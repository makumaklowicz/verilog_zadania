==> flow/design.v <==
`timescale 1ns / 1ps
module Shift_register(
    input clock,
    input wejscie,
    input functional,
    output [7:0] wyjscie
    );
reg[7:0] reg_temp;
integer mem_val;
initial
	begin
		reg_temp = 8'b00000000;
		mem_val = 0;
	end
always @(posedge clock)
begin 
	if (functional == 1)
		begin
		reg_temp[mem_val]=wejscie;
		mem_val=mem_val+1;
		if(mem_val==8)
			begin
			mem_val=0;
			end
		end
	else
		begin
		reg_temp=~reg_temp;
		mem_val=0;
		end
end
assign wyjscie = reg_temp;
endmodule
Reports on Shift_register --
What the tools print for Shift_register, step after step. Lines are those of the file above, counted from 1. Library cell names are shortened. The mark n/a stands for no value.
Design: design top Shift_register, clock clock, library sky130hd, timing corner tt_025C_1v80

Elaborated design --
Counts by Yosys on the flattened word-level netlist (proc, flatten, opt, wreduce; memories kept). Register bits leave out memories and registers merged into their read ports (data or address); mux counts leave out enables and synchronous resets folded into registers. Print and check cells are left out. Cells with the same type and inputs are merged into one.
Cells by class: add/sub/neg operators 2, $mul 0, div/mod/pow operators 0, order comparisons 0, eq/ne operators 1, shift operators 2, mux-type cells 1, bitwise logic cells 5, reductions and logical operators 1
Operators with widths (count):
- 1-bit by 33-bit variable shift with 8-bit output | 1
- 1-bit by 33-bit variable shift with 8-bit output (first input constant) | 1
- 32-bit negator with 33-bit output | 1
- 32-bit by 2-bit adder with 32-bit output (second input constant) | 1
- 32-bit by 5-bit equality test with 1-bit output (second input constant) | 1
- 8-bit NOT | 2
- 8-bit AND | 1
- 8-bit OR | 1
- 8-bit two-way mux | 1
- 2-bit OR reduction | 1
- 1-bit NOT | 1
Bit counts: register bits after elaboration 40, latch bits 0, memory bits (writable) 0, memory bits (read-only) 0, word width x clocked read ports 0, memories kept 0, bits of input ports 3, cells after elaboration 14

Depth --
Yosys ltp: most cells in a row. Word level: on the elaborated netlist, between registers, memories and ports. Mapped: between sequential cells and ports; inverters and the memories' decode and read muxes count.
Logic depth: depth in word-level cells 6, ABC_AREA 0, mapped depth 15

Netlist --
Yosys stat after the flow's synthesis: flattened, memories mapped to cells. It holds for the ABC_AREA given above (unset counts as 0); a run with the other value may have another netlist. The area totals of this step are shown rounded.
Cells by type:
- dfxtp_1 | count 40, area in all 800.768 µm²
- nor2_1 | count 65, area in all 243.984 µm²
- xnor2_1 | count 21, area in all 183.926 µm²
- and3_1 | count 23, area in all 143.888 µm²
- a221oi_2 | count 9, area in all 135.13 µm²
- nand3_1 | count 23, area in all 115.11 µm²
- a21oi_1 | count 22, area in all 110.106 µm²
- nand2_1 | count 28, area in all 105.101 µm²
- xor2_1 | count 12, area in all 105.101 µm²
- or3_1 | count 15, area in all 93.84 µm²
- clkbuf_1 | count 22, area in all 82.579 µm²
- a311oi_1 | count 9, area in all 78.826 µm²
- buf_6 | count 7, area in all 78.826 µm²
- nand4_1 | count 12, area in all 75.072 µm²
- nor3_1 | count 15, area in all 75.072 µm²
- o21ai_0 | count 12, area in all 60.058 µm²
- mux2i_1 | count 5, area in all 50.048 µm²
- nor4_1 | count 8, area in all 50.048 µm²
Not listed: further types 57, cells in them 122.
Synthesis totals: standard cells after synthesis 470, mapped area 3600 µm², sequential area 800 µm², flip-flop cells 40

Timing after synthesis --
Path of least setup slack by OpenSTA after synthesis, without wires, with an ideal clock, recovery checks aside; 20% of the period is set as input and as output delay. Where synthesis merged equal registers, the netlist keeps one of their names.
Timing post-synthesis: path kind register -> register, start point reg mem_val[1], end point reg reg_temp[5], clock period 4.57 ns, setup time 0.158 ns, launch time at the first pin 0.000 ns, arrival time 3.467 ns, setup slack 0.945 ns, delay of the path 3.625 ns, stages 14, path buffers 2, synthesis period reached 3.625 ns
"delay of the path" = arrival - input delay + setup time. "stages" counts driving pins, that of a launching flip-flop among them; a cell with two outputs on the path counts twice. "synthesis period reached" = period - worst setup slack (recovery checks aside). The figure is calculated, with input and output delays left at 20% of the set period. The rows between start and end are the longest chain of elaborated cells between them; the timing report does not say that the signal goes this way. Where chains are equally long, one stands for them. Each line given opens the expression or statement behind the cell; cells for indexed reads and writes are added by Yosys, which also makes memories of some case tables. At most two assigning lines are given for a register; there are more. Lines with a computed index may be missing from the assigning lines.
On the way, post-synthesis: path through dfxtp_1 -> clkbuf_1 -> inv_1 -> ha_1 -> nor4b_1 -> nand2b_1 -> nor4_1 -> xor2_1 -> or4_2 -> a221oi_2 -> o2111a_2 -> buf_6 -> and3_1 -> a221oi_2, length of the longest elaborated chain 6
RTL lines, path post-synthesis:
- from (decl) | RTL line 9 | integer mem_val;
- from (assign) | RTL line 20 | mem_val=mem_val+1;
- from (assign) | RTL line 23 | mem_val=0;
- 32-bit negator with 33-bit output | RTL line 19 | reg_temp[mem_val]=wejscie;
- 1-bit by 33-bit variable shift with 8-bit output | RTL line 19
- 8-bit NOT | RTL line 19
- 8-bit AND | RTL line 19
- 8-bit OR | RTL line 19
- 8-bit two-way mux | RTL line 17 | if (functional == 1)
- to (assign) | RTL line 28 | reg_temp=~reg_temp;
- to (decl) | RTL line 8 | reg[7:0] reg_temp;

Worst path after layout --
Path of least setup slack in the final report of run A (OpenROAD, finished layout, wires in). Where an end is a register, its clock arrival counts in the times.
Timing post-layout: path kind register -> register, start point reg mem_val[9], end point reg reg_temp[0], clock period 3.65 ns, setup time 0.15 ns, launch time at the first pin 0.30 ns, arrival time 3.71 ns, setup slack 0.10 ns, stages 10, path buffers 0
The rows between start and end are the longest chain of elaborated cells between them; the timing report does not say that the signal goes this way. Where chains are equally long, one stands for them. At most two assigning lines are given for a register; there are more. Lines with a computed index may be missing from the assigning lines.
On the way, post-layout: path through dfxtp_1 -> nor4_1 -> nand4_1 -> nor4_1 -> xor2_1 -> or4_2 -> a221oi_2 -> o2111a_2 -> and3_1 -> a221oi_2, length of the longest elaborated chain 6
RTL lines, path post-layout:
- from (decl) | RTL line 9 | integer mem_val;
- from (assign) | RTL line 20 | mem_val=mem_val+1;
- from (assign) | RTL line 23 | mem_val=0;
- 32-bit negator with 33-bit output | RTL line 19 | reg_temp[mem_val]=wejscie;
- 1-bit by 33-bit variable shift with 8-bit output | RTL line 19
- 8-bit NOT | RTL line 19
- 8-bit AND | RTL line 19
- 8-bit OR | RTL line 19
- 8-bit two-way mux | RTL line 17 | if (functional == 1)
- to (assign) | RTL line 28 | reg_temp=~reg_temp;
- to (decl) | RTL line 8 | reg[7:0] reg_temp;

FLOW RESULTS
============

Shift_register through Yosys and OpenROAD on sky130hd: 2 stored runs, unordered, with their settings and measured results. The constraints put input and output delay at 20% of the set period each and load the outputs with 0.01 pF.
"period achieved" means the clock period less the worst setup slack. The figure is calculated, with input and output delays left at 20% of the set period.
"critical setup path time" = time allowed to the worst setup path (clock period - input delay - output delay, where it has them) - its slack; a late launch clock adds to it, a late capture clock takes from it.
By "power consumption" is meant OpenSTA's value without simulated activity: inputs other than the clock are taken to toggle once in ten clock periods, and the tool carries that through the logic.
The results are shown rounded.

* Run A | settings: period_ns 3.65; CORE_UTILIZATION 51; SETUP_SLACK_MARGIN -0.2; PLACE_DENSITY_LB_ADDON 0.08; CORE_ASPECT_RATIO 1.11; CORE_MARGIN 7; TNS_END_PERCENT 45; ABC_AREA 0; GPL_TIMING_DRIVEN 1; GPL_ROUTABILITY_DRIVEN 0; SLEW_MARGIN 15; MIN_ROUTING_LAYER met1; MAX_ROUTING_LAYER met5; CAP_MARGIN 20 | results: chip area after synthesis (Yosys) 3600 µm²; full die area 9600 µm²; standard-cell area after routing 4000 µm²; worst slack on setup checks 0.097 ns; worst-case hold slack 0.49 ns; power consumption 1.2 mW; period achieved 3.553 ns; critical setup path time 3.55 ns; class of the worst setup path register -> register
* Run B | settings: period_ns 3.98; CORE_UTILIZATION 43; PLACE_DENSITY_LB_ADDON 0.12; CELL_PAD_IN_SITES_GLOBAL_PLACEMENT 1; CELL_PAD_IN_SITES_DETAIL_PLACEMENT 2; TNS_END_PERCENT 90; GPL_ROUTABILITY_DRIVEN 1; MAX_ROUTING_LAYER met4; CAP_MARGIN 20; CORE_MARGIN 2; SLEW_MARGIN 20 | results: chip area after synthesis (Yosys) 3600 µm²; full die area 9100 µm²; standard-cell area after routing 4000 µm²; worst slack on setup checks -0.090 ns; worst-case hold slack 0.49 ns; power consumption 1.2 mW; period achieved 4.070 ns; critical setup path time 4.07 ns; class of the worst setup path register -> register
